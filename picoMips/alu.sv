==> flow/design.v <==
parameter OP_LR    = 6'b100000;  
parameter OP_LI    = 6'b000100;  
parameter OP_LS    = 6'b000010;  
parameter OP_ADDR  = 6'b100001;  
parameter OP_ADDI  = 6'b000101;  
parameter OP_ADDS  = 6'b000011;  
parameter OP_MULR  = 6'b101001;  
parameter OP_MULI  = 6'b001101;  
parameter OP_MULS  = 6'b001011;  
parameter OP_CA    = 6'b000000;  
parameter OP_CR    = 6'b010000;  
parameter OP_NOP   = 6'b000001;  
parameter OP_AR    = 6'b010001;  
parameter OP_HEI   = 6'b100100;  
parameter OP_ASWI  = 6'b000110;  
parameter OP_ASR   = 6'b100010;  
parameter OP_ASIA  = 6'b000111;  
parameter OP_ASRA  = 6'b100011;  
parameter OP_AMSIA = 6'b001111;  
parameter OP_AMSRA = 6'b101011;  
module alu(
    input              Clock  ,
    input              nReset ,
    input              WE     ,  
    input              UseMul ,  
    input              UseA   ,  
    input        [7:0] DataA  ,
    input        [7:0] DataB  ,
    output logic [7:0] ACC       
);
wire signed [7:0] mulb    ;
wire signed [7:0] mula    ;
wire signed [7:0] subdatab;
muladd muladd0(
    .A     (DataA  ),
    .B     (DataB  ),
    .EnA   (UseA   ),
    .EnB   (~UseMul),
    .Out   (mula   ),
    .Clock (1'd0   ),
    .nReset(1'd0   )
);
mult mult0(
    .A     ({7'b0, UseMul}),
    .B     (DataB         ),
    .Out   (subdatab      ),
    .Clock (1'd0          ),
    .nReset(1'd0          )
);
assign mulb = {subdatab[7:3], ~UseMul | subdatab[2], subdatab[1:0]};
bit [1:0] tmp;
always_ff @ (posedge Clock, negedge nReset)
   if (~nReset)
	   ACC <= 8'd0;
	else if (WE)
        {ACC, tmp} <= #20 mula * mulb;
endmodule
module mult #(
    parameter n = 8,  
    parameter p = 0   
)(
    input  signed [n-1:0] A     ,
    input  signed [n-1:0] B     ,
    input                 Clock ,
    input                 nReset,
    output signed [n-1:0] Out
);
    logic [n-1:0] pOut, mOut;
    assign mOut = A * B;
    always_ff @ (posedge Clock, negedge nReset)
        if (~nReset)
            pOut <= 0;
        else
            pOut <= #20 mOut;
    assign Out = p ? pOut : mOut;
endmodule
module muladd #(parameter p = 0)(
    input        [7:0] A     ,
    input        [7:0] B     ,
    input              EnA   ,
    input              EnB   ,
    input              Clock ,
    input              nReset,
    output logic [7:0] Out
);
logic [7:0] tmp;
mult #(16, p) mul0(
    .A     ({        A,         B}),
    .B     ({7'd0, EnB, 7'd0, EnA}),
    .Clock (Clock                 ),
    .nReset(nReset                ),
    .Out   ({      Out,       tmp})
);
endmodule
module mul3mux(
    input        signed [7:0] A  ,
    input        signed [7:0] B  ,
    input        signed [7:0] C  ,
    input                     SA ,
    input                     SB ,
    input                     SC ,
    output logic signed [7:0] Out
);
logic [7:0] tmp0, tmp1, subout;
mult #(16) mult0(
    .A     ({       A,        B}),
    .B     ({7'd0, SB, 7'd0, SA}),
    .Out   ({  subout,     tmp0}),
    .Clock (1'd0                ),
    .nReset(1'd0                )
);
mult #(16) mult1(
    .A     ({  subout,         C}),
    .B     ({7'd0, SC, 7'd0, ~SC}),
    .Out   ({     Out,      tmp1}),
    .Clock (1'd0                 ),
    .nReset(1'd0                 )
);
endmodule
### From RTL to reports: alu

What the tools print for alu, step after step.
Lines are those of the file above, counted from 1.
Library cell names are shortened.
The mark -- stands for no value.

* design top: alu
* clock: Clock
* library: sky130hd
* timing corner: tt_025C_1v80

### Elaborated design

Source: Yosys, flattened and elaborated, memories not mapped. Widths are those after wreduce; folded enables and synchronous resets count as part of the registers. Registers that Yosys merges into a memory's read port (data or address) are not register bits. Print and check cells do not count. Equal cells are merged and count once.

* multipliers: 3
* bitwise gates (word level): 2

Operators by type and width (number)
* multiplier 16 x 10 -> 16 bit: 1
* multiplier 8 x 8 -> 10 bit: 1
* multiplier 2 x 8 -> 8 bit: 1
* bitwise OR 1 bit: 1
* NOT 1 bit: 1

* bits in registers: 8
* bits of input ports: 21
* output and inout bits: 8
* word-level cells: 6

### Logic depth

Yosys ltp: most cells in a row. Word level: on the elaborated netlist, between registers, memories and ports. Mapped: between sequential cells and ports; inverters and the memories' decode and read muxes count.

* depth after elaboration: 3
* ABC_AREA: 0
* depth in mapped cells: 26
* gate-level depth less buffers: 24

### After synthesis

The flow's flattened synthesis, as Yosys stat reports it; memories are mapped. The netlist is that of the ABC_AREA named above (0 if unset); the other value can give another one.
Totals and module areas in this step are rounded.

Cells by type
* fa_1: number 26, total area 520.499 um^2
* ha_1: number 34, total area 425.408 um^2
* dfrtp_1: number 8, total area 200.192 um^2
* inv_1: number 43, total area 161.405 um^2
* xnor2_1: number 15, total area 131.376 um^2
* and2_1: number 12, total area 75.072 um^2
* nor2_1: number 20, total area 75.072 um^2
* and3_1: number 9, total area 56.304 um^2
* mux2_2: number 5, total area 56.304 um^2
* nor2b_1: number 9, total area 56.304 um^2
* nand2_1: number 13, total area 48.797 um^2
* or2_2: number 5, total area 31.28 um^2
* a211oi_1: number 4, total area 30.029 um^2
* a21o_1: number 4, total area 30.029 um^2
* xor2_1: number 3, total area 26.275 um^2
* a21oi_1: number 5, total area 25.024 um^2
* nand2b_1: number 4, total area 25.024 um^2
* nand3_1: number 5, total area 25.024 um^2

Other cell types: 21; their cells: 30.

* cells in the netlist: 254
* mapped area: 2240 um^2
* area of sequential cells: 200 um^2
* mapped flip-flops: 8
* buffer cells: 4

The figures by module come from a second, unflattened synthesis with its own total; it is not the netlist above.

* cells (unflattened synthesis): 795
* area total of the unflattened synthesis: 6870 um^2

Rows give one instance, submodules left out.

Modules
* mult: times used 1, cells 504, area 4210 um^2, sequential area 0.0 um^2
* alu: times used 1, cells 182, area 1710 um^2, sequential area 200 um^2
* mult: times used 1, cells 108, area 952 um^2, sequential area 0.0 um^2
* muladd: times used 1, cells 1, area 3.8 um^2, sequential area 0.0 um^2

### Worst setup path after synthesis

Path of least setup slack by OpenSTA after synthesis, without wires, with an ideal clock, recovery checks aside; 20% of the period is set as input and as output delay. Where synthesis merged equal registers, the netlist keeps one of their names.

* path kind: input to register
* from: input port UseMul
* to: register ACC[7]
* period: 16400 ps
* input delay: 3280 ps
* library setup time: 137 ps
* time at the first pin: 3280 ps
* arrival: 9031 ps
* data required time: 16263 ps
* setup slack: 7232 ps
* path delay: 5888 ps
* stages on the path: 25
* path buffers: 2
* synthesis period reached: 9168 ps

"path delay" = arrival - input delay + setup time.
"stages on the path" counts driving pins, that of a launching flip-flop among them; a cell with two outputs on the path counts twice.
"synthesis period reached" = period - worst setup slack (recovery checks aside). The figure is calculated, with input and output delays left at 20% of the set period.
The rows between start and end are the longest chain of elaborated cells between them; the timing report does not say that the signal goes this way. Where chains are equally long, one stands for them.
Each line given opens the expression or statement behind the cell; cells for indexed reads and writes are added by Yosys, which also makes memories of some case tables.

* path through: clkbuf_1 -> clkbuf_1 -> nor2b_1 -> ha_1 -> ha_1 -> a21o_1 -> a21oi_1 -> nor2_1 -> o21ai_0 -> nand2b_1 -> xnor2_1 -> or2_2 -> fa_1 -> fa_1 -> fa_1 -> fa_1 -> inv_1 -> ha_1 -> o21ai_0 -> o21bai_1 -> a21oi_1 -> xnor3_1 -> and3_1 -> o221ai_1 -> o311ai_1
* cells in the longest elaborated chain: 3
* elaborated cells between the ends (all ways): 5
* classes of those cells: mul: 3; logic: 2

Ends and longest elaborated chain, post-synthesis
* from (decl): RTL line 25 `input              UseMul ,`
* NOT 1 bit: RTL line 38 `.EnB   (~UseMul),`
* multiplier 16 x 10 -> 16 bit: RTL line 69 `assign mOut = A * B;`
* multiplier 8 x 8 -> 10 bit: RTL line 56 `{ACC, tmp} <= #20 mula * mulb;`
* to (assign): RTL line 54 `ACC <= 8'd0;`
* to (decl): RTL line 29 `output logic [7:0] ACC`

### Worst path after layout

From the final timing report of job 2: the path of least setup slack in the routed layout; clock arrival at registers is part of the times.
The path's times are printed in steps of 10 ps; the period is the one set.

* path kind: input to register
* from: input port DataB[1]
* to: register ACC[7]
* period: 7470 ps
* input delay: 1490 ps
* library setup time: 130 ps
* time at the first pin: 1490 ps
* arrival: 7310 ps
* data required time: 7570 ps
* setup slack: 260 ps
* stages on the path: 24
* path buffers: 1

The rows between start and end are the longest chain of elaborated cells between them; the timing report does not say that the signal goes this way. Where chains are equally long, one stands for them.

* path through: clkdlybuf4s50_1 -> nor2b_1 -> ha_1 -> ha_1 -> inv_1 -> fa_1 -> nor2b_4 -> o31a_1 -> o22ai_2 -> xnor2_1 -> or2_2 -> fa_1 -> fa_1 -> fa_1 -> fa_1 -> inv_1 -> ha_1 -> o21ai_0 -> o21bai_1 -> a21oi_2 -> xnor3_1 -> and3_1 -> o221ai_1 -> o311ai_1
* cells in the longest elaborated chain: 3
* elaborated cells between the ends (all ways): 4
* RTL lines with such cells: 3
* classes of those cells: mul: 3; logic: 1

Ends and longest elaborated chain, after layout
* from (decl): RTL line 28 `input        [7:0] DataB  ,`
* multiplier 2 x 8 -> 8 bit: RTL line 69 `assign mOut = A * B;`
* bitwise OR 1 bit: RTL line 50 `assign mulb = {subdatab[7:3], ~UseMul | subdatab[2], subdatab[1:0]};`
* multiplier 8 x 8 -> 10 bit: RTL line 56 `{ACC, tmp} <= #20 mula * mulb;`
* to (assign): RTL line 54 `ACC <= 8'd0;`
* to (decl): RTL line 29 `output logic [7:0] ACC`

Add stored flow runs of alu

alu through Yosys and OpenROAD on sky130hd: 2 stored runs, unordered, with their settings and measured results. The constraints put input and output delay at 20% of the set period each and load the outputs with 0.01 pF.
"clock period achieved": clock period set for the run, less the worst setup slack. It is reckoned from that one timing run; input and output delays stay at 20% of the period that was set.
"time on the worst setup path": the worst setup path's part of the clock period (all of it between registers, 20% less for each end at a port) less its slack. A launch clock that arrives late makes it longer, a capture clock that arrives late makes it shorter.
"power consumption": no workload was simulated; the value follows from the tool's default switching activity.
"time on the worst setup path" is given in steps of 10 ps.
Results are given in rounded form.

### Job 1

==> flow/run.sh <==
#!/bin/bash
# the make line also repeats the synthesis and layout settings of config.mk as NAME=value (left out here)
make -C /OpenROAD-flow-scripts/flow DESIGN_CONFIG=/design/flow/config.mk WORK_HOME=/design/flow/orfs CLKGATE_MAP_FILE= finish
==> flow/config.mk <==
export PLATFORM = sky130hd
export DESIGN_NAME = alu
export DESIGN_NICKNAME = alu
export VERILOG_FILES = /design/flow/design.v
export SDC_FILE = /design/flow/constraint.sdc
export NUM_CORES = 4
export LEC_CHECK = 0
export CAP_MARGIN = 20
export CORE_MARGIN = 2
export CORE_UTILIZATION = 64
export GPL_TIMING_DRIVEN = 1
export MIN_ROUTING_LAYER = met2
export PLACE_DENSITY = 0.56
export SLEW_MARGIN = 40
==> flow/constraint.sdc <==
create_clock -name core_clock -period 5.63 [get_ports {Clock}]
set_input_delay 1.1260 -clock core_clock [delete_from_list [all_inputs] [get_ports {Clock}]]
set_output_delay 1.1260 -clock core_clock [all_outputs]
set_load 0.01 [all_outputs]

Outcome of job 1: no results, clock tree synthesis failed with DPL-0033

### Job 2

==> flow/run.sh <==
#!/bin/bash
# the make line also repeats the synthesis and layout settings of config.mk as NAME=value (left out here)
make -C /OpenROAD-flow-scripts/flow DESIGN_CONFIG=/design/flow/config.mk WORK_HOME=/design/flow/orfs CLKGATE_MAP_FILE= finish
==> flow/config.mk <==
export PLATFORM = sky130hd
export DESIGN_NAME = alu
export DESIGN_NICKNAME = alu
export VERILOG_FILES = /design/flow/design.v
export SDC_FILE = /design/flow/constraint.sdc
export NUM_CORES = 4
export LEC_CHECK = 0
export CAP_MARGIN = 20
export CORE_MARGIN = 2
export CORE_UTILIZATION = 28
export SLEW_MARGIN = 20
==> flow/constraint.sdc <==
create_clock -name core_clock -period 7.47 [get_ports {Clock}]
set_input_delay 1.4940 -clock core_clock [delete_from_list [all_inputs] [get_ports {Clock}]]
set_output_delay 1.4940 -clock core_clock [all_outputs]
set_load 0.01 [all_outputs]

Results of job 2:
- Post-layout utilization: 0.368
- Smallest setup slack: 259 ps
- Standard-cell area of the final layout: 2840 um^2
- Area inside the die boundary: 8730 um^2
- Clock period achieved: 7211 ps
- Power consumption: 500 µW
- Total negative setup slack: 0 ps
- Time on the worst setup path: 5720 ps
- Type of the worst setup path: input to register
- Worst-case hold slack: 503 ps
- Chip area in the Yosys report: 2240 um^2
